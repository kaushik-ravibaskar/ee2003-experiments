==> flow/design.v <==
module seq_mult (
		p, done, 
		clk, start, a, b
		) ;
	input 		 clk, start;
	input [8-1:0] 	 a, b;
	output [2*8-1:0] p;
	output 		 done;
	reg [2*8-1:0] p;
	reg 			 done;
	reg [2*8-1:0] multiplicand;
	reg [8-1:0] multiplier;
	reg [4-1:0] 	 ctr;
	always @(posedge clk)
		if (start) begin
			done 			<= 0;
			p 				<= 0;
			ctr 			<= 0;
			multiplicand <= {{8{a[8-1]}}, a};
			multiplier <= b;
			if(b[8-1]) begin
			    multiplicand <= ~({{8{a[8-1]}}, a}) + 1;
			    multiplier <= ~b + 1;
			end
			else begin
			    multiplicand <= {{8{a[8-1]}}, a};
			    multiplier <= b;
			end
     	end else begin 
			if (ctr < 8) 
	  		begin
	     		if(multiplier[ctr]) begin
	     		    p <= p + (multiplicand << ctr);
	     		    ctr <= ctr + 1;
	     		end
	     		else begin
	     		    p <= p;
	     		    ctr <= ctr + 1;
	     		end
	  		end else begin
	     		done <= 1;
	  		end
     	end
endmodule  
From RTL to reports: seq_mult
Tool output for the design above, in the order of the flow. Line numbers count from 1 in the design file above. Operators carry their Yosys type and port widths (W data, S select, Z words). Not given: n/a

Top module: seq_mult. Clock input: clk. Cell library: sky130hd. Timing corner: tt_025C_1v80.

Word level
Counts by Yosys on the flattened word-level netlist (proc, flatten, opt, wreduce; memories kept). Register bits leave out memories and registers merged into their read ports (data or address); mux counts leave out enables and synchronous resets folded into registers. Print and check cells are left out. Cells with the same type and inputs are merged into one.

The figure for output and inout bits is 17. The entry for word-level cells reads 18. The entry for register bits after elaboration reads 45.

Bitwise operators: 2. The figure for reductions and logical operators is 1. Multiplexer cells: 2. Add/subtract/negate cells: 4. The entry for shift-type cells reads 2. $lt $le $gt $ge: 1.

Operators by type and width (count): $add A16 B1 Y16 const B (1); $add A16 B16 Y16 (1); $shl A16 B4 Y16 (1); $not A16 Y16 (1); $mux W16 (1); $add A8 B1 Y8 const B (1); $shiftx A8 B4 Y1 (1); $not A8 Y8 (1); $mux W7 (1); $add A4 B1 Y4 const B (1); $lt A4 B4 Y1 const B (1); $reduce_and A2 Y1 (1).

Depth
Longest topological path by Yosys (ltp), each cell counted once; first at word level (registers and memories cut), then after technology mapping (sequential cells cut; the memories' decode and read muxes count).

Under depth in word-level cells stands 3. The figure for ABC_AREA is 0. Gate-level depth with buffers: 17.

Synthesis result
The flow's flattened synthesis, as Yosys stat reports it; memories are mapped. The netlist is that of the ABC_AREA named above (0 if unset); the other value can give another one. Totals and module areas in this step are rounded.

Under cell area after synthesis stands 3270 um^2. Under flip-flop cells stands 45. Under cells in the netlist stands 367.

Cells by type (count): sky130_fd_sc_hd__edfxtp_1 (24); sky130_fd_sc_hd__dfxtp_1 (21); sky130_fd_sc_hd__ha_1 (19); sky130_fd_sc_hd__mux2i_1 (21); sky130_fd_sc_hd__nor2_1 (40); sky130_fd_sc_hd__a21oi_1 (27); sky130_fd_sc_hd__o21ai_0 (23); sky130_fd_sc_hd__nand2_1 (30); sky130_fd_sc_hd__xnor2_1 (12); sky130_fd_sc_hd__mux4_2 (4); sky130_fd_sc_hd__a211oi_1 (7); sky130_fd_sc_hd__inv_1 (14); sky130_fd_sc_hd__nand3b_1 (7); sky130_fd_sc_hd__xor2_1 (6); sky130_fd_sc_hd__nor3_1 (10); sky130_fd_sc_hd__o31ai_1 (6); sky130_fd_sc_hd__nor2b_1 (7); sky130_fd_sc_hd__clkbuf_1 (11).

Not listed: further types 35, cells in them 78.

Worst setup path after synthesis
OpenSTA on the mapped netlist: ideal clock, no wires. The path of least setup slack (recovery checks aside). Input and output delay are each 20% of the period. Register names are those of the netlist, which keeps one name where synthesis merged equal registers.

Kind: register -> register. From: register ctr[1]. To: register p[15]. Under setup slack stands 1.859 ns. Under library setup time stands 0.137 ns. The entry for arrival reads 3.055 ns. Under launch time at the first pin stands 0.000 ns. The figure for delay of the path is 3.192 ns. Driving pins on the path: 18. The figure for period is 5.05 ns. The entry for required time reads 4.913 ns. The figure for buffers on the path is 4. Under synthesis period reached stands 3.191 ns.

"delay of the path" = arrival - input delay + setup time. "driving pins on the path" counts driving pins, that of a launching flip-flop among them; a cell with two outputs on the path counts twice. "synthesis period reached" = period - worst setup slack (recovery checks aside). The figure is calculated, with input and output delays left at 20% of the set period. Between the ends stands the longest chain of elaborated cells between them, by number of cells; it is not shown to be the way that was timed. Of several equally long chains one is given. Each line given opens the expression or statement behind the cell; cells for indexed reads and writes are added by Yosys, which also makes memories of some case tables. At most two assigning lines are given for a register; there are more.

Path through: sky130_fd_sc_hd__dfxtp_1 -> sky130_fd_sc_hd__buf_2 -> sky130_fd_sc_hd__buf_2 -> sky130_fd_sc_hd__buf_2 -> sky130_fd_sc_hd__mux2i_1 -> sky130_fd_sc_hd__nand2_1 -> sky130_fd_sc_hd__a21oi_1 -> sky130_fd_sc_hd__a21oi_1 -> sky130_fd_sc_hd__nor2_1 -> sky130_fd_sc_hd__a21oi_1 -> sky130_fd_sc_hd__ha_1 -> sky130_fd_sc_hd__clkbuf_1 -> sky130_fd_sc_hd__nand2_1 -> sky130_fd_sc_hd__o21ai_0 -> sky130_fd_sc_hd__o221ai_1 -> sky130_fd_sc_hd__and3_1 -> sky130_fd_sc_hd__a211oi_2 -> sky130_fd_sc_hd__o2111ai_1. The figure for cells in the longest elaborated chain is 2. Under elaborated cells between the ends (all ways) stands 5. The figure for source lines of those cells is 3.

Ends and longest elaborated chain, after synthesis: from (decl) (line 13) `reg [4-1:0] ctr;`; from (assign) (line 34) `ctr <= ctr + 1;`; from (assign) (line 38) `ctr <= ctr + 1;`; $shl A16 B4 Y16 (line 33) `p <= p + (multiplicand << ctr);`; $add A16 B16 Y16 (line 33); to (assign) (line 33); to (assign) (line 37) `p <= p;`; to (decl) (line 7) `output [2*8-1:0] p;`.

Worst path after layout
Path of least setup slack in the final report of entry A (OpenROAD, finished layout, wires in). Where an end is a register, its clock arrival counts in the times.

Kind: register -> register. From: register ctr[0]. To: register p[14]. The entry for arrival reads 3.91 ns. The figure for buffers on the path is 3. The figure for period is 4.84 ns. The entry for required time reads 5.07 ns. Under setup slack stands 1.16 ns. Under launch time at the first pin stands 0.30 ns. Driving pins on the path: 16. Under library setup time stands 0.07 ns.

Between the ends stands the longest chain of elaborated cells between them, by number of cells; it is not shown to be the way that was timed. Of several equally long chains one is given. At most two assigning lines are given for a register; there are more.

Path through: sky130_fd_sc_hd__dfxtp_1 -> sky130_fd_sc_hd__buf_6 -> sky130_fd_sc_hd__clkbuf_1 -> sky130_fd_sc_hd__clkbuf_1 -> sky130_fd_sc_hd__nor2_1 -> sky130_fd_sc_hd__nand2_1 -> sky130_fd_sc_hd__nor3_1 -> sky130_fd_sc_hd__ha_1 -> sky130_fd_sc_hd__inv_1 -> sky130_fd_sc_hd__fa_1 -> sky130_fd_sc_hd__nor2b_1 -> sky130_fd_sc_hd__o211ai_1 -> sky130_fd_sc_hd__a211oi_1 -> sky130_fd_sc_hd__o31ai_1 -> sky130_fd_sc_hd__xor2_1 -> sky130_fd_sc_hd__o21ai_0. The figure for cells in the longest elaborated chain is 2. Under elaborated cells between the ends (all ways) stands 5. The figure for source lines of those cells is 3.

Ends and longest elaborated chain, after layout: from (decl) (line 13) `reg [4-1:0] ctr;`; from (assign) (line 34) `ctr <= ctr + 1;`; from (assign) (line 38) `ctr <= ctr + 1;`; $shl A16 B4 Y16 (line 33) `p <= p + (multiplicand << ctr);`; $add A16 B16 Y16 (line 33); to (assign) (line 33); to (assign) (line 37) `p <= p;`; to (decl) (line 7) `output [2*8-1:0] p;`.

Appendix: measured runs

Design seq_mult on sky130hd. What follows are 2 stored runs of the flow, each under its own settings; their order means nothing. The constraints put input and output delay at 20% of the set period each and load the outputs with 0.01 pF. "achieved clock period" means the clock period less the worst setup slack. The figure is calculated, with input and output delays left at 20% of the set period. By "time used up by the worst setup path" is meant the share of the clock period that the worst setup path is allowed (20% is reserved at inputs, 20% at outputs), minus its slack. Clock arrival times at its registers enter into it. By "total power of the final layout" is meant OpenSTA's value without simulated activity: inputs other than the clock are taken to toggle once in ten clock periods, and the tool carries that through the logic. Measured values are rounded.

Files of entry A:
==> flow/run.sh <==
#!/bin/bash
# the make line also repeats the synthesis and layout settings of config.mk as NAME=value (left out here)
make -C /OpenROAD-flow-scripts/flow DESIGN_CONFIG=/design/flow/config.mk WORK_HOME=/design/flow/orfs CLKGATE_MAP_FILE= finish
==> flow/config.mk <==
export PLATFORM = sky130hd
export DESIGN_NAME = seq_mult
export DESIGN_NICKNAME = seq_mult
export VERILOG_FILES = /design/flow/design.v
export SDC_FILE = /design/flow/constraint.sdc
export NUM_CORES = 4
export LEC_CHECK = 0
export CAP_MARGIN = 20
export CELL_PAD_IN_SITES_GLOBAL_PLACEMENT = 1
export CORE_ASPECT_RATIO = 1.06
export CORE_MARGIN = 2
export CORE_UTILIZATION = 51
export CTS_CLUSTER_DIAMETER = 268
export CTS_CLUSTER_SIZE = 42
export GPL_TIMING_DRIVEN = 0
export MIN_ROUTING_LAYER = met1
export PLACE_DENSITY_LB_ADDON = 0.03
export SETUP_SLACK_MARGIN = 1.0
export SLEW_MARGIN = 20
export TNS_END_PERCENT = 25
==> flow/constraint.sdc <==
create_clock -name core_clock -period 4.84 [get_ports {clk}]
set_input_delay 0.9680 -clock core_clock [delete_from_list [all_inputs] [get_ports {clk}]]
set_output_delay 0.9680 -clock core_clock [all_outputs]
set_load 0.01 [all_outputs]

Results of entry A. The area inside the die boundary comes to 7080 um^2. The utilization in the final report comes to 0.609. The worst hold slack in the final report comes to 0.476 ns. The synthesis area comes to 3270 um^2. The post-route setup TNS comes to 0.000 ns. The standard-cell area after layout stands at 3840 um^2. The time used up by the worst setup path stands at 3.68 ns. Worst path kind: register -> register. The achieved clock period is 3.678 ns. The total power of the final layout is 1.77 mW. The setup slack of the worst path stands at 1.16 ns.

Files of entry B:
==> flow/run.sh <==
#!/bin/bash
# the make line also repeats the synthesis and layout settings of config.mk as NAME=value (left out here)
make -C /OpenROAD-flow-scripts/flow DESIGN_CONFIG=/design/flow/config.mk WORK_HOME=/design/flow/orfs CLKGATE_MAP_FILE= finish
==> flow/config.mk <==
export PLATFORM = sky130hd
export DESIGN_NAME = seq_mult
export DESIGN_NICKNAME = seq_mult
export VERILOG_FILES = /design/flow/design.v
export SDC_FILE = /design/flow/constraint.sdc
export NUM_CORES = 4
export LEC_CHECK = 0
export CAP_MARGIN = 20
export CORE_MARGIN = 2
export CORE_UTILIZATION = 40
export SLEW_MARGIN = 20
==> flow/constraint.sdc <==
create_clock -name core_clock -period 2.4 [get_ports {clk}]
set_input_delay 0.4800 -clock core_clock [delete_from_list [all_inputs] [get_ports {clk}]]
set_output_delay 0.4800 -clock core_clock [all_outputs]
set_load 0.01 [all_outputs]

Results of entry B. The area inside the die boundary comes to 8930 um^2. The utilization in the final report comes to 0.582. The worst hold slack in the final report comes to 0.479 ns. The synthesis area comes to 3270 um^2. The post-route setup TNS comes to -3.50 ns. The standard-cell area after layout stands at 4570 um^2. The time used up by the worst setup path stands at 2.84 ns. Worst path kind: register -> register. The achieved clock period is 2.844 ns. The total power of the final layout is 4.27 mW. The setup slack of the worst path stands at -0.444 ns.
