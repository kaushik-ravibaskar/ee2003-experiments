==> flow/design.v <==
module cpu (
    input clk, 
    input reset,
    output [31:0] iaddr,
    input [31:0] idata,
    output [31:0] daddr,
    input [31:0] drdata,
    output [31:0] dwdata,
    output [3:0] dwe,
    output [32*32-1:0] registers
);
localparam case0 = 3'd0,
            case1 = 3'd1,
            case2 = 3'd2,
            case3 = 3'd3,
            case4 = 3'd4,
            case5 = 3'd5,
            case6 = 3'd6,
            case7 = 3'd7;
    reg [31:0] iaddr;
    reg [31:0] daddr;
    reg [31:0] dwdata;
    reg [3:0]  dwe;
    reg [31:0] iaddr_b;
    reg [31:0] iaddr_q;
    reg [31:0] daddr_q;
    reg [31:0] dwdata_q;
    reg [3:0]  dwe_q;
    reg [31:0] gpr_data_in;
    reg [4:0] gpr_rd_add;
    reg [31:0] gpr_registers [0:31];
    reg [31:0] gpr_data_in_q;
    reg [4:0] gpr_rd_add_q;
    assign registers = {gpr_registers[31], gpr_registers[30], gpr_registers[29], gpr_registers[28], gpr_registers[27], gpr_registers[26], gpr_registers[25], gpr_registers[24], gpr_registers[23], gpr_registers[22], gpr_registers[21], gpr_registers[20], gpr_registers[19], gpr_registers[18], gpr_registers[17], gpr_registers[16], gpr_registers[15], gpr_registers[14], gpr_registers[13], gpr_registers[12], gpr_registers[11], gpr_registers[10], gpr_registers[9], gpr_registers[8], gpr_registers[7], gpr_registers[6], gpr_registers[5], gpr_registers[4], gpr_registers[3], gpr_registers[2], gpr_registers[1], gpr_registers[0]};
    integer i;
    reg we;
    reg we_q;
    reg flag_i;
    reg flag_r;
    reg flag_s;
    reg flag_b;
    reg flag_u;
    reg flag_i_q;
    reg flag_r_q;
    reg flag_s_q;
    reg flag_b_q;
    reg flag_u_q;
    always @(*) begin
        daddr = daddr_q;
        dwdata = dwdata_q;
        dwe = dwe_q;
        iaddr = iaddr_q;
        iaddr_b = iaddr_q;
        gpr_data_in = gpr_data_in_q;
        gpr_rd_add = gpr_rd_add_q;
        flag_i = flag_i_q;
        flag_r = flag_r_q;
        flag_s = flag_s_q;
        flag_b = flag_b_q;
        flag_u = flag_u_q;
        we = we_q;
        if (idata[6:0] == 7'b0000011 || ((idata[6:0] == 7'b0010011) && (idata[14:12] != 001) && (idata[14:12] != 101))) begin
            flag_i = 1;
            flag_r = 0;
            flag_s = 0;
            flag_b = 0;
            flag_u = 0;
        end
        else if (idata[6:4] == 3'b010) begin
            flag_s = 1;
            flag_i = 0;
            flag_r = 0;
            flag_b = 0;
            flag_u = 0;
        end
        else if (idata[6:0] == 7'b0010011 || idata[6:0] == 7'b0110011) begin
            flag_r = 1;
            flag_i = 0;
            flag_s = 0;
            flag_b = 0;
            flag_u = 0;
        end
        else if (idata[6:0] == 7'b1100011) begin
            flag_b = 1;
            flag_i = 0;
            flag_r = 0;
            flag_s = 0;
            flag_u = 0;
        end
        else if (idata[6:0] == 7'b0110111 || idata[6:0] == 7'b0010111) begin
            flag_b = 0;
            flag_i = 0;
            flag_r = 0;
            flag_s = 0;
            flag_u = 1;
        end
        else begin
            flag_b = 0;
            flag_i = 0;
            flag_r = 0;
            flag_s = 0;
            flag_u = 0;
        end
        if (flag_i == 1 && idata[6:4] == 3'b000) begin
            dwe = 0;
            case (idata[14:12])
                case0: begin
                    gpr_rd_add = idata[11:7];
                    daddr = gpr_registers[idata[19:15]] + {{20{idata[31]}}, idata[31:20]};
                    gpr_data_in = {{24{drdata[7]}},drdata[7:0]};
                    we = 1;
                end
                case1: begin
                    gpr_rd_add = idata[11:7];
                    daddr = gpr_registers[idata[19:15]] + {{20{idata[31]}}, idata[31:20]};
                    gpr_data_in = {{16{drdata[15]}},drdata[15:0]};
                    we = 1;
                end
                case2: begin
                    gpr_rd_add = idata[11:7];
                    daddr = gpr_registers[idata[19:15]] + {{20{idata[31]}}, idata[31:20]};
                    gpr_data_in = drdata;
                    we = 1;
                end
                case4: begin
                    gpr_rd_add = idata[11:7];
                    daddr = gpr_registers[idata[19:15]] + {{20{idata[31]}}, idata[31:20]};
                    gpr_data_in = {{24{1'b0}},drdata[7:0]};
                    we = 1;
                end
                case4: begin
                    gpr_rd_add = idata[11:7];
                    daddr = gpr_registers[idata[19:15]] + {{20{idata[31]}}, idata[31:20]};
                    gpr_data_in = {{16{1'b0}},drdata[15:0]};
                    we = 1;
                end
            endcase
        end
        else if (flag_i == 1 && idata[6:4] == 3'b001) begin
            dwe = 0;
            case (idata[14:12])
                case0: begin
                    gpr_rd_add = idata[11:7];
                    gpr_data_in = gpr_registers[idata[19:15]] + {{20{idata[31]}}, idata[31:20]};
                    we = 1;
                end
                case2: begin
                    gpr_rd_add = idata[11:7];
                    we = 1;
                    if(gpr_registers[idata[19:15]][31] == 0 && idata[31] == 0) begin
                        gpr_data_in = (gpr_registers[idata[19:15]] <  {{20{idata[31]}}, idata[31:20]}) ? 1 : 0;
                    end
                    else if(gpr_registers[idata[19:15]][31] == 0 && idata[31] == 1) begin
                        gpr_data_in = 0;
                    end
                    else if(gpr_registers[idata[19:15]][31] == 1 && idata[31] == 0) begin
                        gpr_data_in = 1;
                    end
                    else begin
                        gpr_data_in = (gpr_registers[idata[19:15]] <  {{20{idata[31]}}, idata[31:20]}) ? 1 : 0;
                    end
                end
                case3: begin
                    gpr_rd_add = idata[11:7];
                    we = 1;
                    gpr_data_in = (gpr_registers[idata[19:15]] <  {{20{idata[31]}}, idata[31:20]}) ? 1 : 0;
                end
                case4: begin
                    we = 1;
                    gpr_rd_add = idata[11:7];
                    gpr_data_in = (gpr_registers[idata[19:15]] ^  {{20{idata[31]}}, idata[31:20]});
                end
                case6: begin
                    we = 1;
                    gpr_rd_add = idata[11:7];
                    gpr_data_in = (gpr_registers[idata[19:15]] |  {{20{idata[31]}}, idata[31:20]});
                end
                case7: begin
                    we = 1;
                    gpr_rd_add = idata[11:7];
                    gpr_data_in = (gpr_registers[idata[19:15]] &  {{20{idata[31]}}, idata[31:20]});
                end
            endcase
        end
        else if (flag_s == 1) begin
            case(idata[14:12])
                case0: begin
                    we = 0;
                    daddr = gpr_registers[idata[19:15]] + {{20{idata[31]}}, idata[31:25], idata[11:7]};
                    dwdata = gpr_registers[idata[24:20]];
                    case(daddr[1:0])
                        0: dwe = 4'b0001;
                        1: dwe = 4'b0010;
                        2: dwe = 4'b0100;
                        3: dwe = 4'b1000;
                    endcase
                end
                case1: begin
                    we = 0;
                    daddr = gpr_registers[idata[19:15]] + {{20{idata[31]}}, idata[31:25], idata[11:7]};
                    dwdata = gpr_registers[idata[24:20]];
                    dwe = 4'b0011;
                    case(daddr[1])
                        0: dwe = 4'b0011;
                        1: dwe = 4'b1100;
                    endcase
                end
                case2: begin
                    we = 0;
                    daddr = gpr_registers[idata[19:15]] + {{20{idata[31]}}, idata[31:25], idata[11:7]};
                    dwdata = gpr_registers[idata[24:20]];
                    dwe = 4'b1111;
                end
            endcase
        end
        else if (flag_r == 1) begin
            dwe = 0;
            if (idata[6:4] == 3'b001) begin
                case (idata[14:12])
                    case1: begin
                        gpr_rd_add = idata[11:7];
                        gpr_data_in = gpr_registers[idata[19:15]] << (idata[24:20]);
                        we = 1;
                    end
                    case5: begin
                        if(idata[30] == 0) begin
                            gpr_rd_add = idata[11:7];
                            gpr_data_in = gpr_registers[idata[19:15]] >> (idata[24:20]);
                            we = 1;
                        end
                        else begin
                            gpr_rd_add = idata[11:7];
                            gpr_data_in = gpr_registers[idata[19:15]] >>> (idata[24:20]);
                            we = 1;
                        end
                    end
                endcase
            end
            else if(idata[6:4] == 3'b011) begin
                case(idata[14:12])
                    case0: begin
                        if(idata[30] == 0) begin
                            gpr_rd_add = idata[11:7];
                            gpr_data_in = gpr_registers[idata[19:15]] + gpr_registers[idata[24:20]];
                            we = 1;
                        end
                        else begin
                            gpr_rd_add = idata[11:7];
                            gpr_data_in = gpr_registers[idata[19:15]] - gpr_registers[idata[24:20]];
                            we = 1;
                        end
                    end
                    case1: begin
                        gpr_rd_add = idata[11:7];
                        gpr_data_in = gpr_registers[idata[19:15]] << (gpr_registers[idata[24:20]][4:0]);
                        we = 1;
                    end
                    case2: begin
                        we = 1;
                        gpr_rd_add = idata[11:7];
                        if(gpr_registers[idata[19:15]][31] == 0 && gpr_registers[idata[24:20]][31] == 0) begin
                            gpr_data_in = (gpr_registers[idata[19:15]] <  gpr_registers[idata[24:20]]) ? 1 : 0;
                        end
                        else if(gpr_registers[idata[19:15]][31] == 0 && gpr_registers[idata[24:20]][31] == 1) begin
                            gpr_data_in = 0;
                        end
                        else if(gpr_registers[idata[19:15]][31] == 1 && gpr_registers[idata[24:20]][31] == 0) begin
                            gpr_data_in = 1;
                        end
                        else begin
                            gpr_data_in = (gpr_registers[idata[19:15]] <  gpr_registers[idata[24:20]]) ? 1 : 0;
                        end
                    end
                    case3: begin
                        we = 1;
                        gpr_rd_add = idata[11:7];
                        gpr_data_in = (gpr_registers[idata[19:15]] <  gpr_registers[idata[24:20]]) ? 1 : 0;
                    end
                    case4: begin
                        we = 1;
                        gpr_rd_add = idata[11:7];
                        gpr_data_in = (gpr_registers[idata[19:15]] ^  gpr_registers[idata[24:20]]);
                    end
                    case5: begin
                        if(idata[30] == 0) begin
                            we = 1;
                            gpr_rd_add = idata[11:7];
                            gpr_data_in = gpr_registers[idata[19:15]] >>  (gpr_registers[idata[24:20]]);
                        end
                        else begin
                            we = 1;
                            gpr_rd_add = idata[11:7];
                            gpr_data_in = gpr_registers[idata[19:15]] >>>  (gpr_registers[idata[24:20]]);
                        end
                    end
                    case6: begin
                        we = 1;
                        gpr_rd_add = idata[11:7];
                        gpr_data_in = (gpr_registers[idata[19:15]] |  gpr_registers[idata[24:20]]);
                    end
                    case7: begin
                        we = 1;
                        gpr_rd_add = idata[11:7];
                        gpr_data_in = (gpr_registers[idata[19:15]] & gpr_registers[idata[24:20]]);
                    end
                endcase
            end
        end
        else if (flag_b == 1) begin
            dwe = 0;
            case(idata[14:12])
                case0: begin
                    we = 0;
                    if(gpr_registers[idata[19:15]] == gpr_registers[idata[24:20]]) begin
                        iaddr_b = iaddr_q + {{20{idata[31]}}, idata[7], idata[30:25], idata[11:8], 1'b0};
                    end
                    else begin
                        iaddr_b = iaddr_q + 4;
                    end
                end
                case1: begin
                    we = 0;
                    if(gpr_registers[idata[19:15]] != gpr_registers[idata[24:20]]) begin
                        iaddr_b = iaddr_q + {{20{idata[31]}}, idata[7], idata[30:25], idata[11:8], 1'b0};
                    end
                    else begin
                        iaddr_b = iaddr_q + 4;
                    end
                end
                case4: begin
                    we = 0;
                    if(gpr_registers[idata[19:15]][31] == 0 && gpr_registers[idata[24:20]][31] == 0) begin
                        iaddr_b = (gpr_registers[idata[19:15]] <  gpr_registers[idata[24:20]]) ? (iaddr_q + {{20{idata[31]}}, idata[7], idata[30:25], idata[11:8], 1'b0}) : iaddr_q + 4;
                    end
                    else if(gpr_registers[idata[19:15]][31] == 1 && gpr_registers[idata[24:20]][31] == 0) begin
                        iaddr_b = iaddr_q + {{20{idata[31]}}, idata[7], idata[30:25], idata[11:8], 1'b0};
                    end
                    else if(gpr_registers[idata[19:15]][31] == 0 && gpr_registers[idata[24:20]][31] == 1) begin
                        iaddr_b = iaddr_q + 4;
                    end
                    else begin
                        iaddr_b = (gpr_registers[idata[19:15]] <  gpr_registers[idata[24:20]]) ? (iaddr_q + {{20{idata[31]}}, idata[7], idata[30:25], idata[11:8], 1'b0}) : iaddr_q + 4;
                    end
                end
                case5: begin
                    we = 0;
                    if(gpr_registers[idata[19:15]][31] == 0 && gpr_registers[idata[24:20]][31] == 0) begin
                        iaddr_b = (gpr_registers[idata[19:15]] >=  gpr_registers[idata[24:20]]) ? (iaddr_q + {{20{idata[31]}}, idata[7], idata[30:25], idata[11:8], 1'b0}) : iaddr_q + 4;
                    end
                    else if(gpr_registers[idata[19:15]][31] == 0 && gpr_registers[idata[24:20]][31] == 1) begin
                        iaddr_b = iaddr_q + {{20{idata[31]}}, idata[7], idata[30:25], idata[11:8], 1'b0};
                    end
                    else if(gpr_registers[idata[19:15]][31] == 1 && gpr_registers[idata[24:20]][31] == 0) begin
                        iaddr_b = iaddr_q + 4;
                    end
                    else begin
                        iaddr_b = (gpr_registers[idata[19:15]] >=  gpr_registers[idata[24:20]]) ? (iaddr_q + {{20{idata[31]}}, idata[7], idata[30:25], idata[11:8], 1'b0}) : iaddr_q + 4;
                    end
                end
                case6: begin
                    we = 0;
                    iaddr_b = (gpr_registers[idata[19:15]] <  gpr_registers[idata[24:20]]) ? (iaddr_q + {{20{idata[31]}}, idata[7], idata[30:25], idata[11:8], 1'b0}) : iaddr_q + 4;
                end
                case7: begin
                    we = 0;
                    iaddr_b = (gpr_registers[idata[19:15]] >  gpr_registers[idata[24:20]]) ? (iaddr_q + {{20{idata[31]}}, idata[7], idata[30:25], idata[11:8], 1'b0}) : iaddr_q + 4;
                end
            endcase
        end
        else if (flag_u == 1) begin
            dwe = 0;
            if (idata[6:0] == 7'b0110111) begin
                gpr_rd_add = idata[11:7];
                gpr_data_in = {idata[31:12],{12{1'b0}}};
                we = 1;
            end
            else begin
                gpr_rd_add = idata[11:7];
                gpr_data_in = {idata[31:12],{12{1'b0}}} + iaddr_q;
                we = 1;
            end
        end
        else  if (idata[6:0] == 7'b1101111 || idata[6:0] == 7'b1100111) begin
            flag_b = 1;
            dwe = 0;
            if (idata[6:0] == 7'b1101111) begin
                gpr_rd_add = idata[11:7];
                gpr_data_in = iaddr_q + 4;
                iaddr_b = iaddr_q + ({{12{idata[31]}}, idata[19:12], idata[20], idata[30:21], 1'b0});
                we = 1;
            end
            else begin
                gpr_rd_add = idata[11:7];
                gpr_data_in = iaddr_q + 4;
                iaddr_b = (gpr_registers[idata[19:15]] + {{20{idata[31]}}, idata[31:20]})&(~(32'd1));
                we = 1;
            end
        end
    end
    always @(posedge clk) begin
        if (reset) begin
            daddr_q <= 0;
            dwdata_q <= 0;
            dwe_q <= 0;
            iaddr_q <= 0;
            gpr_data_in_q <= 0;
            gpr_rd_add_q <= 0;
            flag_i_q <= 0;
            flag_r_q <= 0;
            flag_s_q <= 0;
            flag_b_q <= 0;
            flag_u_q <= 0;
            we_q <= 0;
            for (i = 0; i < 32; i = i + 1) begin
                gpr_registers[i] <= 0;
            end
        end
        else begin
            if (flag_b == 0) begin
                iaddr_q <= iaddr + 4;
            end
            else begin
                iaddr_q <= iaddr_b;
            end
            if(gpr_rd_add == 0) begin
                gpr_registers[gpr_rd_add] <= 0;
            end
            else if (we) begin
                gpr_registers[gpr_rd_add] <= gpr_data_in;
            end
            else begin
            end           
            daddr_q <= daddr;
            dwdata_q <= dwdata;
            dwe_q <= dwe;
            gpr_data_in_q <= gpr_data_in;
            gpr_rd_add_q <= gpr_rd_add;
            flag_i_q <= flag_i;
            flag_r_q <= flag_r;
            flag_s_q <= flag_s;
            flag_b_q <= flag_b;
            flag_u_q <= flag_u;
            we_q <= we;
        end
    end
endmodule
Step by step through the tools: cpu --
The steps from the RTL of cpu to its reports follow in flow order. Line numbers count from 1 in the design file above. Operators: Yosys type, input widths -> output width; for muxes data width and select width s. Library cell names are shortened. A cell with - has no value.
Design: top cpu, clock port clk, library sky130hd, timing corner tt_025C_1v80

After elaboration --
Source: Yosys, flattened and elaborated, memories not mapped. Widths are those after wreduce. Registers that Yosys merges into a memory's read port (data or address) are not register bits. Print and check cells do not count. Equal cells are merged and count once. Memory sizes are those after Yosys's memory passes, which may raise the word count (mostly to a power of two), join words into wider ones and drop unused or constant bits.
Cells by class: add/subtract/negate cells 8, order comparisons 4, equal/unequal tests 31, shifts and indexed selects 6, muxes and demuxes 125, bitwise logic cells 11, reductions and logical operators 24
Operators by type and width (count):
- $mux 32 | 46
- $pmux 32 s6 | 2
- $pmux 32 s8 | 1
- $add 32x32->32 | 6
- $pmux 32 s4 | 1
- $mux 5 | 13
- $lt 32x32->1 | 2
- $and 32x32->32 | 2
- $or 32x32->32 | 2
- $xor 32x32->32 | 2
- $shl 32x5->32 | 2
- $pmux 32 s2 | 1
- $mux 1 | 51
- $add 32x3->32 const B | 1
- $sub 32x32->32 | 1
- $ge 32x32->1 | 1
- $gt 32x32->1 | 1
- $eq 32x32->1 | 1
- $ne 32x32->1 | 1
- $shr 32x32->32 | 1
- $sshr 32x32->32 | 1
- $shr 32x5->32 | 1
- $sshr 32x5->32 | 1
- $mux 4 | 7
- $eq 7x7->1 const B | 3
- $pmux 4 s4 | 1
- $eq 7x5->1 const B | 2
- $eq 7x6->1 const B | 2
Not listed: further kinds 25, cells in them 53.
Word-level totals: flip-flop bits (word level) 138, memory bits (writable) 1024, memory cells 1, output and inout bits 1124, elaborated cells 217
Memories:
- gpr_registers | words 32, width 32, RTL line 31 | reg [31:0] gpr_registers [0:31];

Logic depth --
Longest topological path by Yosys (ltp), each cell counted once; first at word level (registers and memories cut), then after technology mapping (sequential cells cut; the memories' decode and read muxes count).
Depth: depth in word-level cells 17, ABC_AREA 0, depth in mapped cells 28, gate-level depth less buffers 20

After synthesis --
Yosys stat after the flow's synthesis: flattened, memories mapped to cells. It holds for the ABC_AREA given above (unset counts as 0); a run with the other value may have another netlist.
Mapped netlist: cells in the netlist 8074, cell area after synthesis 82048.7 um^2, sequential part of the area 33492.1 um^2, mapped flip-flops 1161, buffer cells 739
Cell types (count):
- edfxtp_1 | 1024
- mux4_2 | 369
- mux2i_1 | 531
- nor2_1 | 1309
- ha_1 | 262
- dfxtp_1 | 137
- a21oi_1 | 527
- a22oi_1 | 299
- nand2_1 | 503
- o21ai_0 | 370
- clkbuf_1 | 469
- xnor2_1 | 110
- nand3_1 | 157
- a221oi_1 | 81
- a21o_1 | 92
- buf_2 | 131
- a211oi_1 | 80
- inv_1 | 159
Other cell types: 96; their cells: 1464.

Worst setup path after synthesis --
Source: OpenSTA report_checks on the synthesized netlist (no wires, ideal clock, input and output delay 20% of the period each), path of least setup slack; recovery checks are left aside. Register names are those of the netlist, which keeps one name where synthesis merged equal registers.
Timing path after synthesis: path type input to output, start point input port idata[17], end point output port daddr[20], clock period 10.1 ns, input delay 2.020 ns, arrival 6.785 ns, required time 8.080 ns, setup slack 1.295 ns, path delay 4.765 ns, stages on the path 22, period reached after synthesis 8.805 ns
"path delay" = arrival - input delay + setup time. A path that ends at an output port has no setup time. "stages on the path" counts driving pins, that of a launching flip-flop among them; a cell with two outputs on the path counts twice. "period reached after synthesis" = period - worst setup slack (recovery checks aside). The figure is calculated, with input and output delays left at 20% of the set period. The rows between start and end are the longest chain of elaborated cells between them; the timing report does not say that the signal goes this way. Where chains are equally long, one stands for them. A line is the first line of the expression or statement that the cell stems from. Yosys adds cells for indexed reads and writes and turns some case tables into memories. A memory read counts as a cell of the chain, while the word-level depth stops at memories.
On the way, after synthesis: path through buf_4 -> buf_6 -> buf_6 -> buf_2 -> buf_2 -> mux4_2 -> a22oi_1 -> and4_1 -> clkbuf_1 -> inv_1 -> fa_1 -> a21o_1 -> a21o_1 -> a21o_1 -> a21o_1 -> a21o_1 -> a21oi_1 -> o21ai_0 -> a21oi_1 -> xnor2_1 -> nor2_1 -> nor3_1, length of the longest elaborated chain 6, elaborated cells on any way between the ends 8, classes of those cells add/sub: 2; mux: 5; memory: 1
Ends and longest elaborated chain, after synthesis:
- start: declaration | RTL line 5 | input [31:0] idata,
- $mem_v2 32x32 | RTL line 31 | reg [31:0] gpr_registers [0:31];
- $add 32x32->32 | RTL line 210 | daddr = gpr_registers[idata[19:15]] + {{20{idata[31]}}, idata[31:25], idata[11:7]};
- $mux 32 | RTL line 186 | case(idata[14:12])
- $mux 32 | RTL line 185 | else if (flag_s == 1) begin
- $mux 32 | RTL line 139 | else if (flag_i == 1 && idata[6:4] == 3'b001) begin
- $mux 32 | RTL line 104 | if (flag_i == 1 && idata[6:4] == 3'b000) begin
- end: declaration | RTL line 6 | output [31:0] daddr,

Wiki page: cpu / flow data

Top module cpu; platform sky130hd; tools Yosys and OpenROAD; 2 stored runs in no particular order. Input and output delays are each 20% of the period that was set; the output load is 0.01 pF.
[flow run 1] settings: period_ns=10.4, CORE_UTILIZATION=46, SETUP_SLACK_MARGIN=-0.79, PLACE_DENSITY_LB_ADDON=0.22, CORE_ASPECT_RATIO=0.79, CORE_MARGIN=10, TNS_END_PERCENT=40, GPL_TIMING_DRIVEN=1, CAP_MARGIN=40, MIN_ROUTING_LAYER=met2, SLEW_MARGIN=20
[flow run 1] result: did not finish, routing stopped with GRT-0116
[flow run 2] settings: period_ns=13.2, CORE_UTILIZATION=46, PLACE_DENSITY_LB_ADDON=0.13, CORE_ASPECT_RATIO=1.21, CELL_PAD_IN_SITES_DETAIL_PLACEMENT=0, CTS_CLUSTER_SIZE=65, MIN_ROUTING_LAYER=met2, CAP_MARGIN=20, CORE_MARGIN=2, SLEW_MARGIN=20
[flow run 2] result: did not finish, routing stopped with GRT-0116
